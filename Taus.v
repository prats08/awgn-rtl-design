==> flow/design.v <==
module Taus(input clk, input reset, output [31:0] Tout);
	reg [31:0] s0, s1, s2, b;
always @(posedge clk) begin
	if(!reset)
	begin
		b = ((( s0 << 13) ^ s0) >> 19);
		s0 = ((( s0 & 32'hFFFFFFFE) << 12 ) ^ b);
		b = ((( s1 << 2) ^ s1) >> 25);
		s1 = ((( s1 & 32'hFFFF_FFF8) << 4 ) ^ b);
		b = ((( s2 << 3) ^ s2) >> 11);
		s2 = ((( s2 & 32'hFFFF_FFF0) << 17 ) ^ b);
	end
	else begin
		s0 = 2;
		s1 = 7;
		s2 = 5;
	end
end
	assign Tout = s0 ^ s1 ^ s2;
endmodule
Tool chain data of Taus:

Tool output for the design above, in the order of the flow.
Line numbers count from 1 in the design file above.
Operators: Yosys type, input widths -> output width; for muxes data width and select width s.
Cell names lack the library's common part.
A cell with n/a has no value.

* top: Taus
* clock input: clk
* library: sky130hd
* timing corner: tt_025C_1v80

Word-level counts:

Source: Yosys, flattened and elaborated, memories not mapped. Widths are those after wreduce; folded enables and synchronous resets count as part of the registers. Registers that Yosys merges into a memory's read port (data or address) are not register bits. Print and check cells do not count. Equal cells are merged and count once.

* flip-flop bits (word level): 96
* bits in latches: 0
* bits in writable memories: 0
* ROM bits: 0
* word width x clocked read ports: 0
* memories kept: 0
* input bits: 2
* output and inout port bits: 32
* cells after elaboration: 11

* $add $sub $neg: 0
* multiply operators: 0
* div/mod/pow operators: 0
* order comparisons: 0
* eq/ne operators: 0
* shifts and indexed selects: 0
* muxes and demuxes: 0
* bitwise operators: 8
* reduce/logical cells: 0

Operators with widths (number)
* $xor 32x32->32: 5
* $xor 32x13->32: 1
* $xor 32x21->32: 1
* $xor 32x7->32: 1

Depth:

Longest topological path by Yosys (ltp), each cell counted once; first at word level (registers and memories cut), then after technology mapping (sequential cells cut; the memories' decode and read muxes count).

* depth in word-level cells: 2
* ABC_AREA: 1
* gate-level depth with buffers: 5
* mapped depth without buffers: 5

After synthesis:

The flow's flattened synthesis, as Yosys stat reports it; memories are mapped. The netlist is that of the ABC_AREA named above (0 if unset); the other value can give another one.

* cells in the netlist: 567
* cell area after synthesis: 3831.2 µm²
* sequential part of the area: 1921.8 µm²
* flip-flops: 96
* buffer cells: 10

Cell types
* dfxtp_1: number 96, total area 1.92E+03 µm²
* nand2_1: number 230, total area 863.328 µm²
* inv_1: number 96, total area 360.346 µm²
* nor2_1: number 55, total area 206.448 µm²
* a21oi_1: number 41, total area 205.197 µm²
* nand3_1: number 32, total area 160.154 µm²
* buf_6: number 4, total area 45.043 µm²
* buf_2: number 6, total area 30.029 µm²
* o21ai_0: number 6, total area 30.029 µm²
* clkinv_4: number 1, total area 8.758 µm²

Path before layout:

OpenSTA on the mapped netlist: ideal clock, no wires. The path of least setup slack (recovery checks aside). Input and output delay are each 20% of the period. Register names are those of the netlist, which keeps one name where synthesis merged equal registers.

* path kind: reg-to-output
* start point: reg s1[26]
* end point: out Tout[26]
* clock period: 0.864 ns
* external output delay: 0.173 ns
* time at the first pin: 0.000 ns
* arrival time: 0.646 ns
* required time: 0.691 ns
* path slack: 0.045 ns
* delay of the path: 0.646 ns
* stages: 6
* buffers on the path: 0
* synthesis period reached: 0.819 ns

"delay of the path" is the arrival time less input delay plus setup time.
A path that ends at an output port has no setup time.
"stages": output pins that drive a net of the path, with the launching flip-flop's if there is one; two outputs of one cell count as two.
"synthesis period reached" = period - worst setup slack (recovery checks aside). The figure is calculated, with input and output delays left at 20% of the set period.
The rows between start and end are the longest chain of elaborated cells between them; the timing report does not say that the signal goes this way. Where chains are equally long, one stands for them.
A line is the first line of the expression or statement that the cell stems from. Yosys adds cells for indexed reads and writes and turns some case tables into memories.

* cells stage by stage: dfxtp_1 -> inv_1 -> nand2_1 -> nand2_1 -> nand2_1 -> nand2_1
* length of the longest elaborated chain: 2
* elaborated cells between the ends (all ways): 2
* source lines of those cells: 1
* those cells by class: logic (2)

RTL lines, path post-synthesis
* from (decl): line 2 `reg [31:0] s0, s1, s2, b;`
* from (assign): line 9 `s1 = ((( s1 & 32'hFFFF_FFF8) << 4 ) ^ b);`
* from (assign): line 15 `s1 = 7;`
* $xor 32x32->32 x2: line 19 `assign Tout = s0 ^ s1 ^ s2;`
* to (decl): line 1 `module Taus(input clk, input reset, output [31:0] Tout);`

Worst path after layout:

Path of least setup slack in the final report of record 1 (OpenROAD, finished layout, wires in). Where an end is a register, its clock arrival counts in the times.

* path kind: reg-to-output
* start point: reg s1[15]
* end point: out Tout[15]
* clock period: 0.888 ns
* external output delay: 0.18 ns
* time at the first pin: 0.36 ns
* arrival time: 1.30 ns
* required time: 0.71 ns
* path slack: -0.58 ns
* stages: 7
* buffers on the path: 1

The rows between start and end are the longest chain of elaborated cells between them; the timing report does not say that the signal goes this way. Where chains are equally long, one stands for them.

* cells stage by stage: dfxtp_2 -> inv_2 -> nand2_2 -> nand2_1 -> nand2_1 -> nand2_1 -> buf_2
* length of the longest elaborated chain: 2
* elaborated cells between the ends (all ways): 2
* source lines of those cells: 1
* those cells by class: logic (2)

RTL lines, path post-layout
* from (decl): line 2 `reg [31:0] s0, s1, s2, b;`
* from (assign): line 9 `s1 = ((( s1 & 32'hFFFF_FFF8) << 4 ) ^ b);`
* from (assign): line 15 `s1 = 7;`
* $xor 32x32->32 x2: line 19 `assign Tout = s0 ^ s1 ^ s2;`
* to (decl): line 1 `module Taus(input clk, input reset, output [31:0] Tout);`

Stored flow runs of Taus (2 of them; Yosys, OpenROAD, sky130hd). They differ in their settings and are not a sequence. Constraints: input delay and output delay 20% of the set period each, output load 0.01 pF.
"achieved period" = clock period - worst setup slack. The figure is calculated, with input and output delays left at 20% of the set period.
"critical setup path time" = time allowed to the worst setup path (clock period - input delay - output delay, where it has them) - its slack; a late launch clock adds to it, a late capture clock takes from it.
"total power of the final layout": no workload was simulated; the value follows from the tool's default switching activity.

### Record 1

Settings: `period_ns=0.888`, `CORE_UTILIZATION=55`, `PLACE_DENSITY=0.46`, `CORE_MARGIN=10`, `CELL_PAD_IN_SITES_DETAIL_PLACEMENT=0`, `ABC_AREA=1`, `GPL_ROUTABILITY_DRIVEN=1`, `SLEW_MARGIN=35`, `CAP_MARGIN=20`

- Standard-cell area of the final layout: 6039.5 µm²
- Worst-case hold slack: 0.224 ns
- Die footprint: 10704.0 µm²
- Sum of negative setup slack: -14.360 ns
- Netlist area reported by Yosys: 3831.2 µm²
- Achieved period: 1.473 ns
- Critical setup path time: 1.30 ns
- Worst setup path kind: reg-to-output
- Utilization of the finished layout: 88.9%
- Total power of the final layout: 7692 µW
- Smallest setup slack: -0.585 ns

### Record 2

Settings: `period_ns=1.08`, `CORE_UTILIZATION=66`, `SETUP_SLACK_MARGIN=0.14`, `PLACE_DENSITY=0.61`, `CORE_MARGIN=7`, `CELL_PAD_IN_SITES_DETAIL_PLACEMENT=1`, `GPL_TIMING_DRIVEN=0`, `CTS_CLUSTER_SIZE=77`, `CTS_CLUSTER_DIAMETER=223`, `CAP_MARGIN=20`, `SLEW_MARGIN=20`

Incomplete, placement halted on DPL-0033.
