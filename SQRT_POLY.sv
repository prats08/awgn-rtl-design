==> flow/design.v <==
module SQRT_POLY(input clk, input reset, input [30:0] RootIn, output reg [16:0] RootOut);
bit [11:0] Sqrt_C1[64];
bit [19:0] Sqrt_C0[64];
reg [42:0] Term1;
reg [19:0] Term2;
reg [42:0] Term11;
reg [19:0] Term21;
reg [12:0] Root;
reg [13:0] FractionBit;
reg [3:0] IntegerBits;
always @(posedge clk)
begin
	if(!reset)
	begin
		Term1 <= RootIn * Sqrt_C1[RootIn[30:25]];
		Term2 <= Sqrt_C0[RootIn[30:25]];
		FractionBit <= Term1[35:23] + Term2[16:4];
		Term11 <= Term1;
		Term21 <= Term2;
		IntegerBits <=  Term11[39:36] + Term21[19:17] + FractionBit[13];
		Root[12:0] <=  FractionBit[12:0];	 
		RootOut[12:0] <= Root[12:0];		
		RootOut[16:13] <= IntegerBits[3:0];
	end
	else begin
		Sqrt_C1[0] <= 12'b100100010001;
		Sqrt_C1[1] <= 12'b010010101001;
		Sqrt_C1[2] <= 12'b001110010111;
		Sqrt_C1[3] <= 12'b001100000111;
		Sqrt_C1[4] <= 12'b001010101011;
		Sqrt_C1[5] <= 12'b001001101010;
		Sqrt_C1[6] <= 12'b001000111000;
		Sqrt_C1[7] <= 12'b001000010001;
		Sqrt_C1[8] <= 12'b000111110001;
		Sqrt_C1[9] <= 12'b000111010110;
		Sqrt_C1[10] <= 12'b000110111111;
		Sqrt_C1[11] <= 12'b000110101011;
		Sqrt_C1[12] <= 12'b000110011010;
		Sqrt_C1[13] <= 12'b000110001010;
		Sqrt_C1[14] <= 12'b000101111100;
		Sqrt_C1[15] <= 12'b000101110000;
		Sqrt_C1[16] <= 12'b000101100101;
		Sqrt_C1[17] <= 12'b000101011010;
		Sqrt_C1[18] <= 12'b000101010001;
		Sqrt_C1[19] <= 12'b000101001000;
		Sqrt_C1[20] <= 12'b000101000000;
		Sqrt_C1[21] <= 12'b000100111000;
		Sqrt_C1[22] <= 12'b000100110001;
		Sqrt_C1[23] <= 12'b000100101011;
		Sqrt_C1[24] <= 12'b000100100101;
		Sqrt_C1[25] <= 12'b000100011111;
		Sqrt_C1[26] <= 12'b000100011001;
		Sqrt_C1[27] <= 12'b000100010100;
		Sqrt_C1[28] <= 12'b000100001111;
		Sqrt_C1[29] <= 12'b000100001011;
		Sqrt_C1[30] <= 12'b000100000110;
		Sqrt_C1[31] <= 12'b000100000010;
		Sqrt_C1[32] <= 12'b000011111110;
		Sqrt_C1[33] <= 12'b000011111010;
		Sqrt_C1[34] <= 12'b000011110111;
		Sqrt_C1[35] <= 12'b000011110011;
		Sqrt_C1[36] <= 12'b000011110000;
		Sqrt_C1[37] <= 12'b000011101100;
		Sqrt_C1[38] <= 12'b000011101001;
		Sqrt_C1[39] <= 12'b000011100110;
		Sqrt_C1[40] <= 12'b000011100100;
		Sqrt_C1[41] <= 12'b000011100001;
		Sqrt_C1[42] <= 12'b000011011110;
		Sqrt_C1[43] <= 12'b000011011100;
		Sqrt_C1[44] <= 12'b000011011001;
		Sqrt_C1[45] <= 12'b000011010111;
		Sqrt_C1[46] <= 12'b000011010100;
		Sqrt_C1[47] <= 12'b000011010010;
		Sqrt_C1[48] <= 12'b000011010000;
		Sqrt_C1[49] <= 12'b000011001110;
		Sqrt_C1[50] <= 12'b000011001100;
		Sqrt_C1[51] <= 12'b000011001010;
		Sqrt_C1[52] <= 12'b000011001000;
		Sqrt_C1[53] <= 12'b000011000110;
		Sqrt_C1[54] <= 12'b000011000100;
		Sqrt_C1[55] <= 12'b000011000010;
		Sqrt_C1[56] <= 12'b000011000001;
		Sqrt_C1[57] <= 12'b000010111111;
		Sqrt_C1[58] <= 12'b000010111101;
		Sqrt_C1[59] <= 12'b000010111100;
		Sqrt_C1[60] <= 12'b000010111010;
		Sqrt_C1[61] <= 12'b000010111001;
		Sqrt_C1[62] <= 12'b000010110111;
		Sqrt_C1[63] <= 12'b000010110110;
		Sqrt_C0[0] <= 20'b00001100000001100001;
		Sqrt_C0[1] <= 20'b00011011001101011001;
		Sqrt_C0[2] <= 20'b00100011100011000010;
		Sqrt_C0[3] <= 20'b00101010001100011011;
		Sqrt_C0[4] <= 20'b00101111111001111101;
		Sqrt_C0[5] <= 20'b00110100111111110000;
		Sqrt_C0[6] <= 20'b00111001101000100111;
		Sqrt_C0[7] <= 20'b00111101111011001000;
		Sqrt_C0[8] <= 20'b01000001111011101111;
		Sqrt_C0[9] <= 20'b01000101101101100011;
		Sqrt_C0[10] <= 20'b01001001010010110111;
		Sqrt_C0[11] <= 20'b01001100101101011101;
		Sqrt_C0[12] <= 20'b01001111111110101101;
		Sqrt_C0[13] <= 20'b01010011000111101101;
		Sqrt_C0[14] <= 20'b01010110001001010111;
		Sqrt_C0[15] <= 20'b01011001000100011101;
		Sqrt_C0[16] <= 20'b01011011111001100101;
		Sqrt_C0[17] <= 20'b01011110101001010010;
		Sqrt_C0[18] <= 20'b01100001010100000010;
		Sqrt_C0[19] <= 20'b01100011111010001101;
		Sqrt_C0[20] <= 20'b01100110011100001011;
		Sqrt_C0[21] <= 20'b01101000111010001111;
		Sqrt_C0[22] <= 20'b01101011010100101010;
		Sqrt_C0[23] <= 20'b01101101101011101100;
		Sqrt_C0[24] <= 20'b01101111111111100010;
		Sqrt_C0[25] <= 20'b01110010010000011000;
		Sqrt_C0[26] <= 20'b01110100011110011010;
		Sqrt_C0[27] <= 20'b01110110101001110010;
		Sqrt_C0[28] <= 20'b01111000110010101010;
		Sqrt_C0[29] <= 20'b01111010111001001001;
		Sqrt_C0[30] <= 20'b01111100111101010111;
		Sqrt_C0[31] <= 20'b01111110111111011011;
		Sqrt_C0[32] <= 20'b10000000111111011100;
		Sqrt_C0[33] <= 20'b10000010111101100000;
		Sqrt_C0[34] <= 20'b10000100111001101101;
		Sqrt_C0[35] <= 20'b10000110110100000111;
		Sqrt_C0[36] <= 20'b10001000101100110011;
		Sqrt_C0[37] <= 20'b10001010100011110110;
		Sqrt_C0[38] <= 20'b10001100011001010101;
		Sqrt_C0[39] <= 20'b10001110001101010010;
		Sqrt_C0[40] <= 20'b10001111111111110010;
		Sqrt_C0[41] <= 20'b10010001110000111000;
		Sqrt_C0[42] <= 20'b10010011100000100111;
		Sqrt_C0[43] <= 20'b10010101001111000010;
		Sqrt_C0[44] <= 20'b10010110111100001101;
		Sqrt_C0[45] <= 20'b10011000101000001010;
		Sqrt_C0[46] <= 20'b10011010010010111011;
		Sqrt_C0[47] <= 20'b10011011111100100011;
		Sqrt_C0[48] <= 20'b10011101100101000100;
		Sqrt_C0[49] <= 20'b10011111001100100000;
		Sqrt_C0[50] <= 20'b10100000110010111010;
		Sqrt_C0[51] <= 20'b10100010011000010100;
		Sqrt_C0[52] <= 20'b10100011111100101110;
		Sqrt_C0[53] <= 20'b10100101100000001100;
		Sqrt_C0[54] <= 20'b10100111000010101111;
		Sqrt_C0[55] <= 20'b10101000100100011000;
		Sqrt_C0[56] <= 20'b10101010000101001001;
		Sqrt_C0[57] <= 20'b10101011100101000011;
		Sqrt_C0[58] <= 20'b10101101000100001000;
		Sqrt_C0[59] <= 20'b10101110100010011001;
		Sqrt_C0[60] <= 20'b10101111111111111000;
		Sqrt_C0[61] <= 20'b10110001011100100110;
		Sqrt_C0[62] <= 20'b10110010111000100011;
		Sqrt_C0[63] <= 20'b10110100010011110010;
	end
end
endmodule
From RTL to reports: SQRT_POLY. Tool output for the design above, in the order of the flow. Lines are those of the file above, counted from 1. Cell names lack the library's common part. A cell with n/a has no value.

Top: SQRT_POLY. Clock input: clk. Cell library: sky130hd. Library corner: tt_025C_1v80.

After elaboration. Source: Yosys, flattened and elaborated. Widths are those after wreduce. Registers that Yosys merges into a memory's read port (data or address) are not register bits. Print and check cells do not count. Equal cells are merged and count once.

Under add/sub/neg operators stands 3. For multiply operators the number is 1. The figure for equality and inequality tests is 63. Under muxes and demuxes stands 3. Under reduce/logical cells stands 1.

Operators with widths (number): parallel mux 20 bit (select 64 bit) (1); parallel mux 12 bit (select 64 bit) (1); multiplier 31 x 12 -> 40 bit (1); equality test 6 bit with constant B (32); equality test 6 x 5 -> 1 bit with constant B (16); equality test 6 x 4 -> 1 bit with constant B (8); equality test 6 x 3 -> 1 bit with constant B (4); adder 13 x 13 -> 14 bit (1); equality test 6 x 2 -> 1 bit with constant B (2); two-way mux 12 bit (1); equality test 6 x 1 -> 1 bit with constant B (1); logical NOT 6 bit (1); adder 4 x 1 -> 4 bit (1); adder 4 x 3 -> 4 bit (1).

Bits in registers: 168. Bits of input ports: 33. For output and inout port bits the number is 17.

Depth. Depth = most cells in a row (Yosys ltp): at word level without a register or memory, in the mapped netlist without a sequential cell, where the memories' decode and read muxes count.

Under word-level depth stands 4. The figure for ABC_AREA is 0. For depth in mapped cells the number is 31. For mapped depth without buffers the number is 28.

Netlist. Source: synth_stat.txt of the flow (Yosys; design flattened, memories mapped). It holds for the ABC_AREA given above (unset counts as 0); a run with the other value may have another netlist. Totals and module areas in this step are rounded.

The figure for standard cells after synthesis is 1701. Under chip area (Yosys) stands 15300 um^2. For area of sequential cells the number is 2640 um^2. For mapped flip-flops the number is 88. The entry for buffer cells reads 106.

Cell types: fa_1 (number 290, total area 5.81E+03 um^2); edfxtp_1 (number 88, total area 2.64E+03 um^2); inv_1 (number 316, total area 1.19E+03 um^2); nand2_1 (number 315, total area 1.18E+03 um^2); ha_1 (number 78, total area 975.936 um^2); and2_1 (number 82, total area 512.992 um^2); a21oi_1 (number 70, total area 350.336 um^2); clkbuf_1 (number 84, total area 315.302 um^2); o21ai_0 (number 60, total area 300.288 um^2); nor2_1 (number 77, total area 289.027 um^2); xnor2_1 (number 22, total area 192.685 um^2); a211oi_1 (number 15, total area 112.608 um^2); xor2_1 (number 10, total area 87.584 um^2); nor3_1 (number 17, total area 85.082 um^2); a21o_1 (number 11, total area 82.579 um^2); o221ai_1 (number 9, total area 78.826 um^2); nand3_1 (number 11, total area 55.053 um^2); nor2b_1 (number 8, total area 50.048 um^2).

Other cell types: 55; their cells: 138.

Timing after synthesis. OpenSTA on the mapped netlist: ideal clock, no wires. The path of least setup slack (recovery checks aside). Input and output delay are each 20% of the period. Register names are those of the netlist, which keeps one name where synthesis merged equal registers.

Kind: input to register. From: in RootIn[28]. To: reg Term1[32]. For period the number is 9.6 ns. For setup time the number is 0.258 ns. Launch time at the first pin: 1.920 ns. The entry for data arrival time reads 8.035 ns. For path slack the number is 1.307 ns. The figure for path delay is 6.373 ns. The figure for driving pins on the path is 27. The figure for buffers on the path is 3. Synthesis period reached: 8.293 ns.

"path delay" is the arrival time less input delay plus setup time. "driving pins on the path": output pins that drive a net of the path, with the launching flip-flop's if there is one; two outputs of one cell count as two. "synthesis period reached" is the clock period less the worst setup slack; recovery checks do not enter. This is arithmetic on one report: input and output delays are still those of the set period (20% each). Between the ends stands the longest chain of elaborated cells between them, by number of cells; it is not shown to be the way that was timed. Of several equally long chains one is given. A line is the first line of the expression or statement that the cell stems from. Yosys adds cells for indexed reads and writes and turns some case tables into memories.

Path through: buf_2 > buf_2 > or2_1 > nor2_1 > a211oi_1 > a31oi_1 > a21oi_1 > nor2_1 > a211oi_1 > clkbuf_1 > nand2_1 > fa_1 > fa_1 > inv_1 > fa_1 > fa_1 > fa_1 > ha_1 > a21o_1 > a211oi_1 > nor2_1 > o41ai_1 > nand2_1 > a2111oi_1 > nor2_1 > a21oi_1 > xnor2_1. The figure for length of the longest elaborated chain is 4.

Ends and longest elaborated chain, post-synthesis: start, declared (RTL line 1) `module SQRT_POLY(input clk, input reset, input [30:0] RootIn, output reg [16:0] RootOut);`; equality test 6 bit (RTL line 15) `Term1 <= RootIn * Sqrt_C1[RootIn[30:25]];`; parallel mux 12 bit (select 64 bit) (RTL line 15); two-way mux 12 bit (RTL line 13) `if(!reset)`; multiplier 31 x 12 -> 40 bit (RTL line 15); end, assigned (RTL line 15).

Timing after layout. Path of least setup slack in the final report of run A (OpenROAD, finished layout, wires in). Where an end is a register, its clock arrival counts in the times.

Kind: input to register. From: in RootIn[28]. To: reg Term1[27]. For period the number is 9.14 ns. For setup time the number is 0.24 ns. Launch time at the first pin: 1.83 ns. The entry for data arrival time reads 8.72 ns. For path slack the number is 0.52 ns. The figure for driving pins on the path is 31. The figure for buffers on the path is 7.

Between the ends stands the longest chain of elaborated cells between them, by number of cells; it is not shown to be the way that was timed. Of several equally long chains one is given.

Path through: clkdlybuf4s50_1 > buf_12 > buf_4 > nor2_1 > buf_4 > nor2_1 > nor2_1 > a21oi_1 > nand3_1 > a22oi_2 > buf_12 > nand2_1 > fa_1 > inv_1 > fa_1 > inv_1 > fa_1 > fa_1 > inv_1 > ha_1 > o21ai_0 > nor2_1 > o41ai_1 > buf_4 > nand2_1 > o211ai_1 > o21ai_1 > a21oi_1 > o21ai_1 > xor2_1 > buf_4. The figure for length of the longest elaborated chain is 4.

Ends and longest elaborated chain, post-layout: start, declared (RTL line 1) `module SQRT_POLY(input clk, input reset, input [30:0] RootIn, output reg [16:0] RootOut);`; equality test 6 bit (RTL line 15) `Term1 <= RootIn * Sqrt_C1[RootIn[30:25]];`; parallel mux 12 bit (select 64 bit) (RTL line 15); two-way mux 12 bit (RTL line 13) `if(!reset)`; multiplier 31 x 12 -> 40 bit (RTL line 15); end, assigned (RTL line 15).

Data sheet: physical implementation of SQRT_POLY

Design SQRT_POLY on sky130hd. What follows are 2 stored runs of the flow, each under its own settings; their order means nothing. The constraints put input and output delay at 20% of the set period each and load the outputs with 0.01 pF. By "clock period achieved" is meant the clock period of the run minus its worst setup slack. This is arithmetic on one report: input and output delays are still those of the set period (20% each). Measured values are rounded.

Files of run A:
==> flow/run.sh <==
#!/bin/bash
# the make line also repeats the synthesis and layout settings of config.mk as NAME=value (left out here)
make -C /OpenROAD-flow-scripts/flow DESIGN_CONFIG=/design/flow/config.mk WORK_HOME=/design/flow/orfs CLKGATE_MAP_FILE= finish
==> flow/config.mk <==
export PLATFORM = sky130hd
export DESIGN_NAME = SQRT_POLY
export DESIGN_NICKNAME = SQRT_POLY
export VERILOG_FILES = /design/flow/design.v
export SDC_FILE = /design/flow/constraint.sdc
export NUM_CORES = 4
export LEC_CHECK = 0
export CAP_MARGIN = 20
export CORE_MARGIN = 2
export CORE_UTILIZATION = 16
export SLEW_MARGIN = 20
==> flow/constraint.sdc <==
create_clock -name core_clock -period 9.14 [get_ports {clk}]
set_input_delay 1.8280 -clock core_clock [delete_from_list [all_inputs] [get_ports {clk}]]
set_output_delay 1.8280 -clock core_clock [all_outputs]
set_load 0.01 [all_outputs]

Results of run A. The netlist area reported by Yosys stands at 15300 um^2. The setup total negative slack stands at 0.000 ns. For the clock period achieved the run shows 8.618 ns. The full die area reads 98200 um^2. The worst setup slack after layout comes to 0.522 ns. The measured utilization is 18.9 %. The standard-cell area after layout reads 17900 um^2.

Files of run B:
==> flow/run.sh <==
#!/bin/bash
# the make line also repeats the synthesis and layout settings of config.mk as NAME=value (left out here)
make -C /OpenROAD-flow-scripts/flow DESIGN_CONFIG=/design/flow/config.mk WORK_HOME=/design/flow/orfs CLKGATE_MAP_FILE= finish
==> flow/config.mk <==
export PLATFORM = sky130hd
export DESIGN_NAME = SQRT_POLY
export DESIGN_NICKNAME = SQRT_POLY
export VERILOG_FILES = /design/flow/design.v
export SDC_FILE = /design/flow/constraint.sdc
export NUM_CORES = 4
export LEC_CHECK = 0
export ABC_AREA = 0
export CAP_MARGIN = 20
export CORE_MARGIN = 10
export CORE_UTILIZATION = 69
export CTS_CLUSTER_DIAMETER = 286
export CTS_CLUSTER_SIZE = 22
export GPL_ROUTABILITY_DRIVEN = 1
export MAX_ROUTING_LAYER = met4
export PLACE_DENSITY = 0.86
export SLEW_MARGIN = 10
==> flow/constraint.sdc <==
create_clock -name core_clock -period 5.52 [get_ports {clk}]
set_input_delay 1.1040 -clock core_clock [delete_from_list [all_inputs] [get_ports {clk}]]
set_output_delay 1.1040 -clock core_clock [all_outputs]
set_load 0.01 [all_outputs]

Outcome of run B: no final report: routing broke off with ODB-0269.
